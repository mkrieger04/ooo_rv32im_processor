==> flow/design.v <==
module dp_ff_array #(
            parameter               S_INDEX     = 4,
            parameter               WIDTH       = 1
)(
    input   logic                   clk0,
    input   logic                   rst0,
    input   logic                   csb0,
    input   logic                   web0,
    input   logic   [S_INDEX-1:0]   addr0,
    input   logic   [WIDTH-1:0]     din0,
    output  logic   [WIDTH-1:0]     dout0,
    input   logic                   csb1,
    input   logic                   web1,
    input   logic   [S_INDEX-1:0]   addr1,
    input   logic   [WIDTH-1:0]     din1,
    output  logic   [WIDTH-1:0]     dout1
);
            localparam              NUM_SETS    = 2**S_INDEX;
            logic                   web0_reg;
            logic   [S_INDEX-1:0]   addr0_reg;
            logic   [WIDTH-1:0]     din0_reg;
            logic                   web1_reg;
            logic   [S_INDEX-1:0]   addr1_reg;
            logic   [WIDTH-1:0]     din1_reg;
            logic   [WIDTH-1:0]     internal_array [NUM_SETS];
    always_ff @(posedge clk0) begin
        if (rst0) begin
            web0_reg  <= 1'b1;
            addr0_reg <= 'x;
            din0_reg  <= 'x;
            web1_reg  <= 1'b1;
            addr1_reg <= 'x;
            din1_reg  <= 'x;
        end else begin
            if (!csb0) begin
                web0_reg  <= web0;
                addr0_reg <= addr0;
                din0_reg  <= din0;
            end
            if (!csb1) begin
                web1_reg  <= web1;
                addr1_reg <= addr1;
                din1_reg  <= din1;
            end
        end
    end
    always_ff @(posedge clk0) begin
        if (rst0) begin
            for (integer i = 0; i < NUM_SETS; i++) begin
                internal_array[i] <= '0;
            end
        end else begin
            case ({web1_reg, web0_reg})
                2'b00: begin
                    if (addr0_reg == addr1_reg) begin
                        internal_array[addr0_reg] <= 'x;
                    end else begin
                        internal_array[addr1_reg] <= din1_reg;
                        internal_array[addr0_reg] <= din0_reg;
                    end
                end
                2'b01: internal_array[addr1_reg] <= din1_reg;
                2'b10: internal_array[addr0_reg] <= din0_reg;
            endcase
        end
    end
    always_comb begin
        dout0 = internal_array[addr0_reg];
        dout1 = internal_array[addr1_reg];
    end
endmodule : dp_ff_array
Step by step through the tools: dp_ff_array. The steps from the RTL of dp_ff_array to its reports follow in flow order. Lines are those of the file above, counted from 1. Operators: Yosys type, input widths -> output width; for muxes data width and select width s. Cell names lack the library's common part. The mark n/a stands for no value.

Design top: dp_ff_array. Clock: clk0. Cell library: sky130hd. Corner: tt_025C_1v80.

Elaborated design. Source: Yosys, flattened and elaborated, memories not mapped. Widths are those after wreduce. Print and check cells do not count. Equal cells are merged and count once. Memory sizes are those after Yosys's memory passes, which may raise the word count (mostly to a power of two), join words into wider ones and drop unused or constant bits.

Under ROM bits stands 0. Under input port bits stands 16. The entry for memories reads 1. The figure for latch bits is 0. The figure for RAM bits is 16. Flip-flop bits (word level): 12. Output and inout port bits: 2.

Memories: internal_array (words 16, width 1, RTL line 25) `logic   [WIDTH-1:0]     internal_array [NUM_SETS];`.

The entry for muxes and demuxes reads 34. Under divide/modulo/power cells stands 0. Under multipliers stands 0. Under bitwise gates (word level) stands 3. Eq/ne operators: 5. For $lt $le $gt $ge the number is 0. The entry for add/sub/neg operators reads 0. The figure for reductions and logical operators is 1. Shift-type cells: 0.

Operators by type and width (number): $mux 1 (28); $mux 4 (6); $ne 2x2->1 const B (2); $eq 4x4->1 (1); $or 1x1->1 (3); $eq 2x1->1 const B (1); $eq 2x2->1 const B (1); $logic_not 2->1 (1).

Depth. Longest topological path by Yosys (ltp), each cell counted once; first at word level (registers and memories cut), then after technology mapping (sequential cells cut; the memories' decode and read muxes count).

The figure for word-level depth is 6. For ABC_AREA the number is 1. The figure for mapped depth is 8.

Mapped cells and area. Source: synth_stat.txt of the flow (Yosys; design flattened, memories mapped). It holds for the ABC_AREA given above (unset counts as 0); a run with the other value may have another netlist. Totals and module areas in this step are rounded.

Cells by type: edfxtp_1 (number 26, area in all 780.749 sq um); nand2_1 (number 77, area in all 289.027 sq um); nand3_2 (number 21, area in all 210.202 sq um); dfxtp_1 (number 10, area in all 200.192 sq um); nand3_1 (number 33, area in all 165.158 sq um); nor2_1 (number 31, area in all 116.362 sq um); inv_1 (number 29, area in all 108.854 sq um); nand4_1 (number 16, area in all 100.096 sq um); o211ai_1 (number 10, area in all 75.072 sq um); o21ai_0 (number 15, area in all 75.072 sq um); a21oi_1 (number 7, area in all 35.034 sq um); buf_2 (number 7, area in all 35.034 sq um); buf_6 (number 3, area in all 33.782 sq um); clkbuf_1 (number 4, area in all 15.014 sq um); nor2_2 (number 2, area in all 12.512 sq um); nor3_1 (number 2, area in all 10.01 sq um); xnor2_1 (number 1, area in all 8.758 sq um); buf_4 (number 1, area in all 7.507 sq um).

Other cell types: 5; their cells: 5.

Flip-flop cells: 36. The entry for mapped cells reads 300. The entry for sequential part of the area reads 0.000981 sq mm. Under synthesis area stands 0.0023 sq mm.

Path before layout. Path of least setup slack by OpenSTA after synthesis, without wires, with an ideal clock, recovery checks aside; 20% of the period is set as input and as output delay. Where synthesis merged equal registers, the netlist keeps one of their names.

Kind: flip-flop to output port. Start: register (name not given). End: output port dout0[0]. Under arrival stands 1052 ps. For clock period the number is 2310 ps. The entry for setup slack reads 796 ps. Output delay: 462 ps. For time at the first pin the number is 0 ps. For path delay the number is 1052 ps. For driving pins on the path the number is 8. Under synthesis period reached stands 1514 ps.

"path delay" is the arrival time less input delay plus setup time. A path that ends at an output port has no setup time. "driving pins on the path" counts driving pins, that of a launching flip-flop among them; a cell with two outputs on the path counts twice. "synthesis period reached" = period - worst setup slack (recovery checks aside). The figure is calculated, with input and output delays left at 20% of the set period.

Path through: dfxtp_1 -> clkbuf_1 -> buf_2 -> nand2_1 -> o211ai_1 -> nand3_1 -> nand3_1 -> nand2_1.

RTL lines, path after synthesis: end: declaration (RTL line 11) `output  logic   [WIDTH-1:0]     dout0,`.

No chain of elaborated cells between the ends is given.

Worst path after layout. From the final timing report of record 1: the path of least setup slack in the routed layout; clock arrival at registers is part of the times. The path's times are printed in steps of 10 ps; the period is the one set.

Kind: flip-flop to output port. Start: memory internal_array[4]. End: output port dout1[0]. For time at the first pin the number is 290 ps. The entry for setup slack reads 990 ps. Output delay: 630 ps. For driving pins on the path the number is 7. Under arrival stands 1550 ps. For clock period the number is 3170 ps.

Path through: edfxtp_1 -> or2_2 -> nand2_1 -> nand3_1 -> nand3b_1 -> nand2_1 -> clkdlybuf4s15_1.

RTL lines, path after layout: start: declaration (RTL line 25) `logic   [WIDTH-1:0]     internal_array [NUM_SETS];`; end: declaration (RTL line 16) `output  logic   [WIDTH-1:0]     dout1`.

No chain of elaborated cells between the ends is given.

Below are 2 stored runs of the flow (Yosys, OpenROAD; platform sky130hd) on dp_ff_array, each with its settings and what was measured, unordered. Constraints: input delay and output delay 20% of the set period each, output load 0.01 pF. By "achieved clock period" is meant the clock period of the run minus its worst setup slack. This is arithmetic on one report: input and output delays are still those of the set period (20% each). "time used up by the worst setup path": the worst setup path's part of the clock period (all of it between registers, 20% less for each end at a port) less its slack. A launch clock that arrives late makes it longer, a capture clock that arrives late makes it shorter. By "total design power" is meant OpenSTA's value without simulated activity: inputs other than the clock are taken to toggle once in ten clock periods, and the tool carries that through the logic. "time used up by the worst setup path" is known to 10 ps. Measured values are rounded.

Record 1 has these settings: period_ns 3.17; CORE_UTILIZATION 40; SETUP_SLACK_MARGIN 0.87; PLACE_DENSITY_LB_ADDON 0.29; CORE_ASPECT_RATIO 0.54; CELL_PAD_IN_SITES_DETAIL_PLACEMENT 0; ABC_AREA 1; CTS_CLUSTER_SIZE 64; MAX_ROUTING_LAYER met4; CAP_MARGIN 20; CORE_MARGIN 2; SLEW_MARGIN 20. The cell area after synthesis comes to 0.0023 sq mm. The measured die outline area is 0.00641 sq mm. The area of the standard cells in the finished layout stands at 0.00261 sq mm. The post-route utilization is 0.468. The lowest setup slack reads 988 ps. The setup TNS stands at 0 ps. The total design power stands at 1150 µW. The achieved clock period comes to 2182 ps. The time used up by the worst setup path reads 1550 ps. Worst path kind: flip-flop to output port.

Record 2 has these settings: period_ns 2.08; CORE_UTILIZATION 63; SETUP_SLACK_MARGIN 0.26; PLACE_DENSITY_LB_ADDON 0.27; HOLD_SLACK_MARGIN 0.29; SLEW_MARGIN 25; MAX_ROUTING_LAYER met5; CAP_MARGIN 20; CORE_MARGIN 2. Outcome: no final report: routing broke off with DPL-0033.
